==> flow/design.v <==
module gen_uart_mos_6551(
	input        reset,
	input        clk,
	input        clk_en,
	input  [7:0] din,
	output reg [7:0] dout,
	input        rnw,
	input        cs,
	input  [1:0] rs,
	output       irq_n,
	input        cts_n,
	input        dcd_n,
	input        dsr_n,
	output       dtr_n,
	output       rts_n,
	input        rx,
	output       tx
);
reg        sreset;
reg  [3:0] clk_div;
reg        rec_clk;
reg        irq_reset;
reg        tx_start;
reg  [2:0] parity;
reg        echo;
reg  [1:0] tx_ctrl;
reg        dtr;
reg        stop;
reg  [1:0] wordlen;
reg  [7:0] tdr;
reg        tdr_full;
wire       tx_busy;
reg        tx_irq;
reg        rx_reset;
wire [7:0] rx_data;
wire       rx_full;
wire       rx_ovr;
wire       rx_fe;
wire       rx_pe;
reg        rx_nie;
reg        rx_irq;
reg        rx_full_d;
reg        ext_irq;
reg        dcdb_latch;
reg        dsrb_latch;
wire [7:0] cmd = {parity, echo, tx_ctrl, rx_nie, dtr};
wire [7:0] ctrl = {stop, wordlen, rec_clk, clk_div};
wire [7:0] status = {~irq_n, dsrb_latch, dcdb_latch, ~tdr_full, rx_full, rx_ovr, rx_fe, rx_pe};
assign     dtr_n = ~dtr;
assign     rts_n = tx_ctrl == 0;
always @(posedge clk) begin
	if (reset | sreset) begin
		tx_irq <= 0;
		rx_irq <= 0;
		ext_irq <= 0;
		irq_reset <= 0;
		rx_full_d <= 0;
		tx_start <= 0;
		dtr <= 0;
		rx_nie <= 1;
		tx_ctrl <= 0;
		echo <= 0;
		tdr_full <= 0;
		if (!cs) sreset <= 0;
		rx_reset <= 0;
		if (reset) begin
			parity <= 0;
			rec_clk <= 0;
			clk_div <= 0;
			stop <= 0;
			wordlen <= 0;
		end
	end else begin
		tx_start <= 0;
		rx_reset <= 0;
		irq_reset <= 0;
		if (cs & !rnw) begin
			case (rs)
				0: begin tdr <= din; tdr_full <= 1; end
				1: sreset <= 1;
				2: {parity, echo, tx_ctrl, rx_nie, dtr} <= din;
				3: {stop, wordlen, rec_clk, clk_div} <= din;
				default: ;
			endcase
		end
		if (cs & rnw) begin
			if (rs == 0) rx_reset <= 1;  
			if (rs == 1) irq_reset <= 1;  
		end
		if (!cs) begin
			if (irq_reset) begin
				rx_irq <= 0;
				tx_irq <= 0;
				ext_irq <= 0;
			end
			if (tdr_full & dtr & !tx_busy & !cts_n & !rts_n) begin
				tx_start <= 1;
				tdr_full <= 0;
				tx_irq <= 1;
			end
			rx_full_d <= rx_full;
			if (rx_full & ~rx_full_d)
				rx_irq <= 1;
			if (!ext_irq) begin
				dcdb_latch <= dcd_n;
				dsrb_latch <= dsr_n;
				if (dcdb_latch ^ dcd_n || dsrb_latch ^ dsr_n)
					ext_irq <= 1;
			end
		end
	end
end
assign irq_n = ~(ext_irq | (tx_irq && tx_ctrl == 1) | (rx_irq & !rx_nie));
always @(*) begin
	dout = 8'hff;
	if (cs & rnw) begin
		case (rs)
			0: dout = rx_data;
			1: dout = status;
			2: dout = cmd;
			3: dout = ctrl;
			default: ;
		endcase
	end
end
wire div_en;
gen_uart_mos_6551_baud_gen baud_gen(reset, clk, clk_en, clk_div, div_en);
wire rx_echo, tx_out;
assign tx = echo ? rx_echo : tx_out;
gen_uart_rx gen_uart_rx(
	.reset(reset | sreset),
	.reset_flags(rx_reset),
	.clk(clk),
	.clk_en(rec_clk ? div_en : clk_en),
	.clk_mult(2'd1),
	.wordlen(wordlen),
	.parity_en(parity[0]),
	.parity_ctrl(parity[2:1]),
	.rx_data(rx_data),
	.rx(rx),
	.rx_echo(rx_echo),
	.fe(rx_fe),
	.pe(rx_pe),
	.ovr(rx_ovr),
	.full(rx_full)
);
gen_uart_tx gen_uart_tx(
	.reset(reset | sreset),
	.clk(clk),
	.clk_en(div_en),
	.clk_mult(2'd1),
	.wordlen(wordlen),
	.parity_en(parity[0]),
	.parity_ctrl(parity[2:1]),
	.tx_data(tdr),
	.start(tx_start),
	.busy(tx_busy),
	.tx(tx_out)
);
endmodule
module gen_uart_mos_6551_baud_gen(
	input        reset,
	input        clk,
	input        clk_en,
	input  [3:0] clk_div,
	output       div_en
);
reg  [11:0] cnt;
reg  [11:0] cnt_val;
always @(*) begin
	case (clk_div)
	 1: cnt_val = 2303;  
	 2: cnt_val = 1535;  
	 3: cnt_val = 1047;  
	 4: cnt_val = 855;   
	 5: cnt_val = 767;   
	 6: cnt_val = 383;   
	 7: cnt_val = 191;   
	 8: cnt_val = 95;    
	 9: cnt_val = 63;    
	10: cnt_val = 47;    
	11: cnt_val = 31;    
	12: cnt_val = 23;    
	13: cnt_val = 15;    
	14: cnt_val = 11;    
	15: cnt_val = 5;     
	default: cnt_val = 0;
	endcase
end
assign div_en = clk_en && cnt == cnt_val;
always @(posedge clk) begin
	if (reset)
		cnt <= 0;
	else if (clk_en) begin
		cnt <= cnt + 1'd1;
		if (cnt == cnt_val) cnt <= 0;
	end
end
endmodule
module gen_uart_mc_6850(
	input        reset,
	input        clk,
	input        rx_clk_en,
	input        tx_clk_en,
	input  [7:0] din,
	output reg [7:0] dout,
	input        rnw,
	input        cs,
	input        rs,
	output reg   irq_n,
	input        cts_n,
	input        dcd_n,
	output       rts_n,
	input        rx,
	output       tx
);
reg        sreset;
wire [7:0] status = {~irq_n, rx_pe, rx_ovr, rx_fe, cts_n, dcd_n, ~tdr_full, rx_full};
reg        wordlen;
reg        parity_en;
reg        parity_odd;
reg  [1:0] clk_mult;
reg        rx_reset;
wire [7:0] rx_data;
wire       rx_pe;
wire       rx_fe;
wire       rx_ovr;
wire       rx_full;
reg        rx_ie;
reg  [7:0] tdr;
reg        tx_start;
wire       tx_busy;
reg        tdr_full;
reg  [1:0] tx_ctrl;
assign rts_n = tx_ctrl == 2;
always @(posedge clk) begin
	if (reset | sreset) begin
		tx_start <= 0;
		tdr_full <= 0;
		rx_reset <= 0;
		if (!cs) sreset <= 0;
		if (reset) begin
			rx_ie <= 0;
			tx_ctrl <= 0;
			parity_en <= 0;
			parity_odd <= 0;
			clk_mult <= 0;
			wordlen <= 0;
		end
	end else begin
		tx_start <= 0;
		rx_reset <= 0;
		if (cs & !rnw) begin
			if (!rs)
				if (din[1:0] == 2'b11) sreset <= 1;
				else begin
					clk_mult <= din[1:0];
					parity_odd <= din[2];
					parity_en <= din[4:3] != 2'b10;
					wordlen <= ~din[4];
					tx_ctrl <= din[6:5];
					rx_ie <= din[7];
				end
			else begin
				tdr <= din;
				tdr_full <= 1;
			end
		end
		if (cs & rnw & rs)
			rx_reset <= 1;  
		if (!cs & tdr_full & !tx_busy & !cts_n & !rts_n) begin
			tx_start <= 1;
			tdr_full <= 0;
		end
	end
end
always @(*) begin
	dout = 8'hff;
	if (cs & rnw)
		dout = rs ? rx_data : status;
end
always @(posedge clk) begin : irq_logic
	if (reset | sreset)
		irq_n <= 1;
	else
		irq_n <= ~((tx_ctrl == 1 && !tdr_full) || (rx_ie && (rx_full | rx_ovr)));
end
gen_uart_rx gen_uart_rx(
	.reset(reset | sreset),
	.reset_flags(rx_reset),
	.clk(clk),
	.clk_en(rx_clk_en),
	.clk_mult(clk_mult),
	.wordlen({1'b0, wordlen}),
	.parity_en(parity_en),
	.parity_ctrl({1'b0, ~parity_odd}),
	.rx_data(rx_data),
	.rx(rx),
	.rx_echo(),
	.fe(rx_fe),
	.pe(rx_pe),
	.ovr(rx_ovr),
	.full(rx_full)
);
gen_uart_tx gen_uart_tx(
	.reset(reset | sreset),
	.clk(clk),
	.clk_en(tx_clk_en),
	.clk_mult(clk_mult),
	.wordlen({1'b0, wordlen}),
	.parity_en(parity_en),
	.parity_ctrl({1'b0, ~parity_odd}),
	.tx_data(tdr),
	.start(tx_start),
	.busy(tx_busy),
	.tx(tx)
);
endmodule
module gen_uart_ay_31015(
	input        reset,
	input        clk,
	input        rx_clk_en,
	input        tx_clk_en,
	input  [7:0] din,
	output [7:0] dout,
	input        ds_n,
	output       eoc,
	output       pe,
	output       fe,
	output       ovr,
	output reg   tbmt,
	output       dav,
	input        rdav_n,
	input        cs,
	input        np,   
	input        tsb,  
	input  [1:0] nb,   
	input        eps,  
	input        rx,
	output       tx
);
reg   [1:0] wordlen;
reg         parity_en;
reg         parity_even;
reg   [7:0] tdr;
reg         tx_start;
wire        tx_busy;
assign      eoc = ~tx_busy;
always @(posedge clk) begin
	if (reset) begin
		tbmt <= 1;
		tx_start <= 0;
		parity_en <= 0;
		parity_even <= 0;
		wordlen <= 0;
	end else begin
		if (cs) {parity_en, parity_even, wordlen} <= {~np, eps, ~nb};
		tx_start <= 0;
		if (!ds_n) begin
			tdr <= din;
			tbmt <= 0;
		end
		if (ds_n & !tbmt & !tx_busy) begin
			tx_start <= 1;
			tbmt <= 1;
		end
	end
end
gen_uart_rx #(.ALT_OVR(1'b1)) gen_uart_rx(
	.reset(reset),
	.reset_flags(!rdav_n),
	.clk(clk),
	.clk_en(rx_clk_en),
	.clk_mult(2'd1),
	.wordlen(wordlen),
	.parity_en(parity_en),
	.parity_ctrl({1'b0, parity_even}),
	.rx_data(dout),
	.rx(rx),
	.rx_echo(),
	.fe(fe),
	.pe(pe),
	.ovr(ovr),
	.full(dav)
);
gen_uart_tx gen_uart_tx(
	.reset(reset),
	.clk(clk),
	.clk_en(tx_clk_en),
	.clk_mult(2'd1),
	.wordlen(wordlen),
	.parity_en(parity_en),
	.parity_ctrl({1'b0, parity_even}),
	.tx_data(tdr),
	.start(tx_start),
	.busy(tx_busy),
	.tx(tx)
);
endmodule
module gen_uart_tr_1602(
	input        reset,
	input        clk,
	input        rx_clk_en,  
	input        tx_clk_en,  
	input  [7:0] din,
	output [7:0] dout,
	input        thrl,   
	output       pe,     
	output       fe,     
	output       oe,     
	output reg   thre,   
	output       tre,    
	output       dr,     
	input        drr_n,  
	input        crl,  
	input        pi,   
	input        sbs,  
	input  [1:0] wls,  
	input        epe,  
	input        rx,
	output       tx
);
reg   [1:0] wordlen;
reg         parity_en;
reg         parity_even;
reg   [7:0] tdr;
reg         tx_start;
wire        tx_busy;
assign      tre = ~tx_busy;
always @(posedge clk) begin
	if (reset) begin
		thre <= 1;
		tx_start <= 0;
		parity_en <= 0;
		parity_even <= 0;
		wordlen <= 0;
	end else begin
		if (crl) {parity_en, parity_even, wordlen} <= {~pi, epe, ~wls};
		tx_start <= 0;
		if (thrl) begin
			tdr <= din;
			thre <= 0;
		end
		if (!thrl & !thre & !tx_busy) begin
			tx_start <= 1;
			thre <= 1;
		end
	end
end
gen_uart_rx #(.ALT_OVR(1'b1)) gen_uart_rx(
	.reset(reset),
	.reset_flags(!drr_n),
	.clk(clk),
	.clk_en(rx_clk_en),
	.clk_mult(2'd1),
	.wordlen(wordlen),
	.parity_en(parity_en),
	.parity_ctrl({1'b0, parity_even}),
	.rx_data(dout),
	.rx(rx),
	.rx_echo(),
	.fe(fe),
	.pe(pe),
	.ovr(oe),
	.full(dr)
);
gen_uart_tx gen_uart_tx(
	.reset(reset),
	.clk(clk),
	.clk_en(tx_clk_en),
	.clk_mult(2'd1),
	.wordlen(wordlen),
	.parity_en(parity_en),
	.parity_ctrl({1'b0, parity_even}),
	.tx_data(tdr),
	.start(tx_start),
	.busy(tx_busy),
	.tx(tx)
);
endmodule
module gen_uart_rx(
	input        reset,
	input        reset_flags,
	input        clk,
	input        clk_en,
	input  [1:0] clk_mult,  
	input  [1:0] wordlen,  
	input        parity_en,
	input  [1:0] parity_ctrl,  
	output reg [7:0] rx_data,
	input        rx,
	output reg   rx_echo,
	output reg   pe,
	output reg   fe,
	output reg   ovr,
	output reg   full
);
parameter ALT_OVR = 1'b0;
reg  [5:0] cnt;
reg  [5:0] start_pos;
reg  [7:0] shift_reg;
reg  [3:0] bit_cnt;
reg        bit_en;
reg        parity;
reg        parity_err;
reg  [7:0] rx_next;
reg  [3:0] rx_filter;
reg        rx_filtered;
wire       rx_in = |clk_mult ? rx_filtered : rx;
always @(posedge clk) begin
	if (reset) begin
		cnt <= 0;
		bit_en <= 0;
		rx_filter <= 4'b1111;
		rx_filtered <= 1;
	end else begin
		bit_en <= 0;
		if (clk_en) begin
			rx_filter <= { rx, rx_filter[3:1] };
			if ({ rx, rx_filter[3:1] }  == 4'b0000) rx_filtered = 0;
			if ({ rx, rx_filter[3:1] }  == 4'b1111) rx_filtered = 1;
			cnt <= cnt + 1'd1;
			case (clk_mult)
				1: bit_en <= cnt[3:0] == (start_pos[3:0] + 4'd7);
				2: bit_en <= cnt == (start_pos + 6'd31);
				default: bit_en <= 1;
			endcase
		end
	end
end
always @(*)
	case (wordlen)
		1: rx_next = { 1'd0, shift_reg[7:1] };
		2: rx_next = { 2'd0, shift_reg[7:2] };
		3: rx_next = { 3'd0, shift_reg[7:3] };
		default: rx_next = shift_reg[7:0];
	endcase
always @(*)
	case (parity_ctrl)
		0: parity_err = ~(^rx_next ^ parity);  
		1: parity_err = ^rx_next ^ parity;  
		default: parity_err = 0;
	endcase
always @(posedge clk) begin
	if (reset) begin
		pe <= 0;
		fe <= 0;
		ovr <= 0;
		full <= 0;
		bit_cnt <= 0;
	end else begin
		if (reset_flags) begin
			fe <= 0;
			ovr <= 0;
			pe <= 0;
			full <= 0;
		end
		if (bit_en) rx_echo <= rx_in;
		if (bit_cnt == 0 && !rx_in) begin
			bit_cnt <= 4'd10 - wordlen + parity_en;
			start_pos <= cnt;  
		end
		if (bit_en && bit_cnt != 0) begin
			bit_cnt <= bit_cnt - 1'd1;
			shift_reg <= { rx_in, shift_reg[7:1] };
			if (bit_cnt == 2) begin
				parity <= rx_in;
				if (parity_en) shift_reg <= shift_reg;  
			end
			if (bit_cnt == 1) begin
				full <= 1;
				if (!rx_in)  
					fe <= 1;
				if (ALT_OVR) begin
					if (full) ovr <= 1;
					rx_data <= rx_next;
					pe <= parity_err & parity_en;
				end else begin
					if (full)
						ovr <= 1;
					else begin
						rx_data <= rx_next;
						pe <= parity_err & parity_en;
					end
				end
			end
		end
	end
end
endmodule
module gen_uart_tx(
	input        reset,
	input        clk,
	input        clk_en,
	input  [1:0] clk_mult,  
	input  [1:0] wordlen,  
	input        parity_en,
	input  [1:0] parity_ctrl,  
	input  [7:0] tx_data,
	input        start,
	output       busy,
	output       tx
);
reg  [5:0] cnt;
reg [11:0] shift_reg;
reg  [3:0] bit_cnt;
reg        bit_en;
reg        parity;
always @(*) begin
	if (!parity_en)
		parity = 1;
	else case (parity_ctrl)
		0: parity = ~^tx_data;  
		1: parity = ^tx_data;  
		2: parity = 1;  
		default: parity = 0;  
	endcase
end
always @(posedge clk) begin
	if (reset) begin
		cnt <= 0;
		bit_en <= 0;
	end else begin
		bit_en <= 0;
		if (clk_en) begin
			cnt <= cnt + 1'd1;
			case (clk_mult)
				0: bit_en <= 1;
				1: bit_en <= cnt[3:0] == 0;
				default: bit_en <= cnt == 0;
			endcase
		end
	end
end
assign busy = bit_cnt != 0;
assign tx = shift_reg[0];
always @(posedge clk) begin
	reg start_d;
	if (reset) begin
		bit_cnt <= 0;
		start_d <= 0;
		shift_reg[0] <= 1;
	end else begin
		start_d <= start;
		if (start & ~start_d) begin
			bit_cnt <= 4'd11 - wordlen + parity_en;
			shift_reg <= { 1'b1, parity, tx_data, 1'b0, 1'b1 };
			case (wordlen)
				1: shift_reg[10:9] <= {1'b1, parity};
				2: shift_reg[10:8] <= {2'b11, parity};
				3: shift_reg[10:7] <= {3'b111, parity};
				default: ;
			endcase
		end
		if (bit_en && bit_cnt != 0) begin
			bit_cnt <= bit_cnt - 1'd1;
			shift_reg <= { 1'b1, shift_reg[10:1] };
		end
	end
end
endmodule
Reports on gen_uart_mc_6850

The steps from the RTL of gen_uart_mc_6850 to its reports follow in flow order.
Lines are those of the file above, counted from 1.
Operators: Yosys type, input widths -> output width; for muxes data width and select width s.
Library cell names are shortened.
Not given: -

Top: gen_uart_mc_6850
Clock: clk
Cell library: sky130hd
Library corner: tt_025C_1v80

Word-level counts

Yosys after proc, flatten, opt, wreduce and memory -nomap, before mapping. Memory bits, and registers merged into a memory's read port (data or address), are not among the register bits. Print and check cells are not counted. Equal cells are merged and count once.

Flip-flop bits (word level): 87
Input bits: 18
Cells after elaboration: 203

$add $sub $neg: 10
Equal/unequal tests: 16
Muxes and demuxes: 76
Bitwise operators: 23
Reduce/logical cells: 43

Operator list:

| kind                | number |
| $mux 1              | 50 |
| $mux 8              | 5 |
| $mux 2              | 11 |
| $reduce_xor 8->1    | 2 |
| $mux 4              | 4 |
| $logic_not 4->1     | 3 |
| $reduce_and 4->1    | 3 |
| $add 6x1->6 const B | 2 |
| $mux 6              | 2 |
| $not 1->1           | 11 |
| $reduce_bool 2->1   | 5 |
| $and 1x1->1         | 9 |
| $reduce_and 3->1    | 3 |
| $ne 2x2->1 const B  | 4 |
| $reduce_and 2->1    | 4 |
| $reduce_or 2->1     | 4 |
| $add 4x1->4         | 2 |
| $sub 4x1->4 const A | 2 |
| $sub 4x1->4 const B | 2 |
| $reduce_bool 4->1   | 2 |
| $reduce_xnor 8->1   | 1 |
| $pmux 1 s2          | 4 |
| $logic_not 1->1     | 7 |
| $eq 2x2->1 const B  | 3 |
| $add 6x5->6 const B | 1 |
| $eq 6x6->1          | 1 |
| $logic_not 6->1     | 1 |
| $logic_and 1x1->1   | 5 |

Other operator kinds: 11; their cells: 15.

Logic depth

Depth = most cells in a row (Yosys ltp): at word level without a register or memory, in the mapped netlist without a sequential cell, where the memories' decode and read muxes count.

Word-level depth: 9
ABC_AREA: 1
Mapped depth: 15
Gate-level depth less buffers: 13

After synthesis

Yosys stat after the flow's synthesis: flattened, memories mapped to cells. It holds for the ABC_AREA given above (unset counts as 0); a run with the other value may have another netlist.
The area totals of this step are shown rounded.

Mapped cells: 493
Synthesis area: 4,200 µm²
Sequential part of the area: 2,200 µm²
Flip-flops: 86

Cells by type:

| cell type | number |
| edfxtp_1  | 50 |
| dfxtp_1   | 36 |
| nand2_1   | 123 |
| inv_1     | 74 |
| nor2_1    | 48 |
| ha_1      | 13 |
| a21oi_1   | 30 |
| o21ai_0   | 26 |
| xnor2_1   | 9 |
| nand3_1   | 13 |
| nor3_1    | 11 |
| xor2_1    | 6 |
| nand2_2   | 7 |
| clkbuf_1  | 8 |
| o211ai_1  | 4 |
| a31oi_1   | 4 |
| buf_6     | 2 |
| nand2_4   | 2 |

Not listed: further types 19, cells in them 27.

Timing after synthesis

OpenSTA on the mapped netlist: ideal clock, no wires. The path of least setup slack (recovery checks aside). Input and output delay are each 20% of the period. Register names are those of the netlist, which keeps one name where synthesis merged equal registers.

Path kind: input to register
Start point: in reset
End point: reg gen_uart_rx.shift_reg[0]
Clock period: 2.3 ns
Library setup time: 0.378 ns
Launch time at the first pin: 0.460 ns
Arrival: 1.474 ns
Required time: 1.922 ns
Setup slack: 0.448 ns
Path delay: 1.392 ns
Stages on the path: 4
Path buffers: 1
Period reached after synthesis: 1.852 ns

"path delay" = arrival - input delay + setup time.
"stages on the path": output pins that drive a net of the path, with the launching flip-flop's if there is one; two outputs of one cell count as two.
"period reached after synthesis" = period - worst setup slack (recovery checks aside). The figure is calculated, with input and output delays left at 20% of the set period.
Between the ends stands the longest chain of elaborated cells between them, by number of cells; it is not shown to be the way that was timed. Of several equally long chains one is given.
A line is the first line of the expression or statement that the cell stems from. Yosys adds cells for indexed reads and writes and turns some case tables into memories.

Path through: nor2_1 clkbuf_1 nand2_1 a31oi_1
Length of the longest elaborated chain: 3
Elaborated cells on any way between the ends: 3
Classes of those cells: 2 x logic; 1 x reduce/logical

RTL lines, path after synthesis:

| what               | RTL line | text |
| start: declaration | 201      | `input reset,` |
| $or 1x1->1         | 289      | `.reset(reset \| sreset),` |
| $not 1->1          | -        |  |
| $reduce_and 3->1   | -        |  |
| end: assignment    | 565      | `shift_reg <= { rx_in, shift_reg[7:1] };` |
| end: assignment    | 568      | `if (parity_en) shift_reg <= shift_reg;` |
| end: declaration   | 501      | `reg  [7:0] shift_reg;` |

Path in the finished layout

From the final timing report of flow run 2: the path of least setup slack in the routed layout; clock arrival at registers is part of the times.

Path kind: input to output
Start point: in cs
End point: out dout[4]
Clock period: 3.27 ns
External output delay: 0.65 ns
Launch time at the first pin: 0.65 ns
Arrival: 1.65 ns
Required time: 2.62 ns
Setup slack: 0.96 ns
Stages on the path: 6
Path buffers: 3

Between the ends stands the longest chain of elaborated cells between them, by number of cells; it is not shown to be the way that was timed. Of several equally long chains one is given.

Path through: clkdlybuf4s15_1 nand2_4 buf_4 a21oi_1 o21ai_0 dlygate4sd2_1
Length of the longest elaborated chain: 2
Elaborated cells on any way between the ends: 2
Classes of those cells: 1 x mux; 1 x logic

RTL lines, path after layout:

| what               | RTL line | text |
| start: declaration | 208      | `input cs,` |
| $and 1x1->1        | 279      | `if (cs & rnw)` |
| $mux 8             | 279      |  |
| end: declaration   | 206      | `output reg [7:0] dout,` |

Below are 2 stored runs of the flow (Yosys, OpenROAD; platform sky130hd) on gen_uart_mc_6850, each with its settings and what was measured, unordered. Constraints: input delay and output delay 20% of the set period each, output load 0.01 pF.
"achieved period" = clock period - worst setup slack. The figure is calculated, with input and output delays left at 20% of the set period.
By "critical path time" is meant the share of the clock period that the worst setup path is allowed (20% is reserved at inputs, 20% at outputs), minus its slack. Clock arrival times at its registers enter into it.
By "total power after layout" is meant OpenSTA's value without simulated activity: inputs other than the clock are taken to toggle once in ten clock periods, and the tool carries that through the logic.
Results are given in rounded form.
Among the settings, n/a means not set for that run.
A result given as n/a is not shown for that run.

| item                                      | flow run 1 | flow run 2      |
| period_ns                                 | 1.56       | 3.27            |
| CORE_UTILIZATION                          | 54         | 19              |
| SETUP_SLACK_MARGIN                        | 0.01       | 0.86            |
| PLACE_DENSITY_LB_ADDON                    | 0.15       | n/a             |
| CELL_PAD_IN_SITES_DETAIL_PLACEMENT        | 2          | 1               |
| TNS_END_PERCENT                           | 40         | n/a             |
| GPL_TIMING_DRIVEN                         | 0          | n/a             |
| CTS_CLUSTER_SIZE                          | 70         | 37              |
| CAP_MARGIN                                | 20         | 30              |
| CORE_MARGIN                               | 2          | 2               |
| SLEW_MARGIN                               | 20         | 20              |
| PLACE_DENSITY                             | n/a        | 0.83            |
| CORE_ASPECT_RATIO                         | n/a        | 1.3             |
| CELL_PAD_IN_SITES_GLOBAL_PLACEMENT        | n/a        | 1               |
| ABC_AREA                                  | n/a        | 1               |
| GPL_ROUTABILITY_DRIVEN                    | n/a        | 0               |
| CTS_CLUSTER_DIAMETER                      | n/a        | 180             |
| total negative slack on setup checks (ns) | n/a        | 0.000           |
| Yosys chip area after synthesis (µm²)     | n/a        | 4,200           |
| standard-cell area after layout (µm²)     | n/a        | 5,200           |
| worst setup slack after layout (ns)       | n/a        | 0.96            |
| utilization after routing (%)             | n/a        | 24              |
| total power after layout (W)              | n/a        | 0.0025          |
| critical path time (ns)                   | n/a        | 1.00            |
| type of the worst setup path              | n/a        | input to output |
| area of the die (µm²)                     | n/a        | 23,000          |
| achieved period (ns)                      | n/a        | 2.308           |
| worst-case hold slack (ns)                | n/a        | 0.45            |

Flow run 1: no final report: placement broke off with DPL-0033
